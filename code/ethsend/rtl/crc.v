==> flow/design.v <==
module crc_gen (
	input          Reset,
	input          Clk,
	input          Init,
	input  [7:0]   Frame_data,
	input          Data_en,
	input          CRC_rd,
	output [31:0]  CRC_out,
	output reg     CRC_end
);
reg [31:0] CRC_reg;
reg [3:0]  Counter;
function[31:0]  NextCRC;
	input[7:0]  D;
	input[31:0] C;
	reg[31:0]   NewCRC;
begin
	NewCRC[0]=C[24]^C[30]^D[1]^D[7];
	NewCRC[1]=C[25]^C[31]^D[0]^D[6]^C[24]^C[30]^D[1]^D[7];
	NewCRC[2]=C[26]^D[5]^C[25]^C[31]^D[0]^D[6]^C[24]^C[30]^D[1]^D[7];
	NewCRC[3]=C[27]^D[4]^C[26]^D[5]^C[25]^C[31]^D[0]^D[6];
	NewCRC[4]=C[28]^D[3]^C[27]^D[4]^C[26]^D[5]^C[24]^C[30]^D[1]^D[7];
	NewCRC[5]=C[29]^D[2]^C[28]^D[3]^C[27]^D[4]^C[25]^C[31]^D[0]^D[6]^C[24]^C[30]^D[1]^D[7];
	NewCRC[6]=C[30]^D[1]^C[29]^D[2]^C[28]^D[3]^C[26]^D[5]^C[25]^C[31]^D[0]^D[6];
	NewCRC[7]=C[31]^D[0]^C[29]^D[2]^C[27]^D[4]^C[26]^D[5]^C[24]^D[7];
	NewCRC[8]=C[0]^C[28]^D[3]^C[27]^D[4]^C[25]^D[6]^C[24]^D[7];
	NewCRC[9]=C[1]^C[29]^D[2]^C[28]^D[3]^C[26]^D[5]^C[25]^D[6];
	NewCRC[10]=C[2]^C[29]^D[2]^C[27]^D[4]^C[26]^D[5]^C[24]^D[7];
	NewCRC[11]=C[3]^C[28]^D[3]^C[27]^D[4]^C[25]^D[6]^C[24]^D[7];
	NewCRC[12]=C[4]^C[29]^D[2]^C[28]^D[3]^C[26]^D[5]^C[25]^D[6]^C[24]^C[30]^D[1]^D[7];
	NewCRC[13]=C[5]^C[30]^D[1]^C[29]^D[2]^C[27]^D[4]^C[26]^D[5]^C[25]^C[31]^D[0]^D[6];
	NewCRC[14]=C[6]^C[31]^D[0]^C[30]^D[1]^C[28]^D[3]^C[27]^D[4]^C[26]^D[5];
	NewCRC[15]=C[7]^C[31]^D[0]^C[29]^D[2]^C[28]^D[3]^C[27]^D[4];
	NewCRC[16]=C[8]^C[29]^D[2]^C[28]^D[3]^C[24]^D[7];
	NewCRC[17]=C[9]^C[30]^D[1]^C[29]^D[2]^C[25]^D[6];
	NewCRC[18]=C[10]^C[31]^D[0]^C[30]^D[1]^C[26]^D[5];
	NewCRC[19]=C[11]^C[31]^D[0]^C[27]^D[4];
	NewCRC[20]=C[12]^C[28]^D[3];
	NewCRC[21]=C[13]^C[29]^D[2];
	NewCRC[22]=C[14]^C[24]^D[7];
	NewCRC[23]=C[15]^C[25]^D[6]^C[24]^C[30]^D[1]^D[7];
	NewCRC[24]=C[16]^C[26]^D[5]^C[25]^C[31]^D[0]^D[6];
	NewCRC[25]=C[17]^C[27]^D[4]^C[26]^D[5];
	NewCRC[26]=C[18]^C[28]^D[3]^C[27]^D[4]^C[24]^C[30]^D[1]^D[7];
	NewCRC[27]=C[19]^C[29]^D[2]^C[28]^D[3]^C[25]^C[31]^D[0]^D[6];
	NewCRC[28]=C[20]^C[30]^D[1]^C[29]^D[2]^C[26]^D[5];
	NewCRC[29]=C[21]^C[31]^D[0]^C[30]^D[1]^C[27]^D[4];
	NewCRC[30]=C[22]^C[31]^D[0]^C[28]^D[3];
	NewCRC[31]=C[23]^C[29]^D[2];
	NextCRC=NewCRC;
end
endfunction
always @ ( negedge Clk )
	if (Reset)
		CRC_reg <= 32'hffffffff;
	else
		CRC_reg <= Init ? 32'hffffffff : Data_en ? NextCRC(Frame_data, CRC_reg ) : CRC_reg;
	assign CRC_out = ~{ CRC_reg[24],CRC_reg[25],CRC_reg[26],CRC_reg[27],CRC_reg[28],CRC_reg[29],CRC_reg[30],CRC_reg[31], CRC_reg[16],CRC_reg[17],CRC_reg[18],CRC_reg[19],CRC_reg[20],CRC_reg[21],CRC_reg[22],CRC_reg[23], CRC_reg[ 8],CRC_reg[ 9],CRC_reg[10],CRC_reg[11],CRC_reg[12],CRC_reg[13],CRC_reg[14],CRC_reg[15], CRC_reg[ 0],CRC_reg[ 1],CRC_reg[ 2],CRC_reg[ 3],CRC_reg[ 4],CRC_reg[ 5],CRC_reg[ 6],CRC_reg[ 7] };
endmodule
Tool chain data of crc_gen --
Tool output for the design above, in the order of the flow. Lines are those of the file above, counted from 1. Operators: Yosys type, input widths -> output width; for muxes data width and select width s. Library cell names are shortened. A cell with -- has no value.
Design: design top crc_gen, clock Clk, cell library sky130hd, timing corner tt_025C_1v80

Word level --
Yosys after proc, flatten, opt, wreduce and memory -nomap, before mapping. Enables and synchronous resets that opt folds into registers are not counted as muxes. Memory bits, and registers merged into a memory's read port (data or address), are not among the register bits. Print and check cells are not counted. Equal cells are merged and count once.
Storage and ports: register bits 32, cells after elaboration 223
Cells by class: bitwise logic cells 221, reduce/logical cells 1
Operators with widths (count):
- $xor 1x1->1 | 220
- $not 32->32 | 1
- $reduce_or 2->1 | 1

Depth --
Longest topological path by Yosys (ltp), each cell counted once; first at word level (registers and memories cut), then after technology mapping (sequential cells cut; the memories' decode and read muxes count).
Logic depth: depth after elaboration 13, ABC_AREA 0, depth in mapped cells 5, gate-level depth less buffers 4

Mapped cells and area --
Yosys stat after the flow's synthesis: flattened, memories mapped to cells. It holds for the ABC_AREA given above (unset counts as 0); a run with the other value may have another netlist. The area totals of this step are shown rounded.
Synthesis totals: cell count 205, chip area (Yosys) 2060 sq um, sequential part of the area 641 sq um, flip-flop cells 32
Cell types:
- dfxtp_1 | count 32, area in all 640.614 sq um
- xnor3_1 | count 15, area in all 337.824 sq um
- xnor2_1 | count 30, area in all 262.752 sq um
- xnor2_2 | count 8, area in all 130.125 sq um
- inv_1 | count 34, area in all 127.622 sq um
- o211ai_1 | count 16, area in all 120.115 sq um
- xor3_1 | count 3, area in all 71.318 sq um
- a21oi_1 | count 13, area in all 65.062 sq um
- nand2_1 | count 16, area in all 60.058 sq um
- xnor2_4 | count 2, area in all 55.053 sq um
- o21ai_0 | count 7, area in all 35.034 sq um
- clkbuf_1 | count 9, area in all 33.782 sq um
- xor2_1 | count 3, area in all 26.275 sq um
- nor3_1 | count 4, area in all 20.019 sq um
- a211o_1 | count 2, area in all 17.517 sq um
- nor2_1 | count 4, area in all 15.014 sq um
- o21ai_1 | count 2, area in all 10.01 sq um
- o31a_1 | count 1, area in all 8.758 sq um
Not listed: further types 4, cells in them 4.

Measured results for crc_gen: 2 stored runs of the Yosys and OpenROAD flow on sky130hd. The settings differ; the order carries no meaning. The constraints put input and output delay at 20% of the set period each and load the outputs with 0.01 pF.
By "power consumption" is meant OpenSTA's value without simulated activity: inputs other than the clock are taken to toggle once in ten clock periods, and the tool carries that through the logic.
Results are given in rounded form.

* Run 1 | settings: period_ns 5.95; SETUP_SLACK_MARGIN 1.31; CAP_MARGIN 20; CORE_MARGIN 2; CORE_UTILIZATION 40; SLEW_MARGIN 20 | results: post-synthesis cell area 2060 sq um; total die area 5740 sq um; std-cell area (final layout) 4100 sq um; worst setup slack after layout 0.784 ns; power consumption 1080 uW
* Run 2 | settings: period_ns 7.94; CORE_UTILIZATION 69; SETUP_SLACK_MARGIN -0.33; PLACE_DENSITY_LB_ADDON 0.06; CELL_PAD_IN_SITES_GLOBAL_PLACEMENT 2; CELL_PAD_IN_SITES_DETAIL_PLACEMENT 0; TNS_END_PERCENT 60; CTS_CLUSTER_DIAMETER 123; CAP_MARGIN 20; CORE_MARGIN 2; SLEW_MARGIN 20 | incomplete, placement halted on FLW-0024
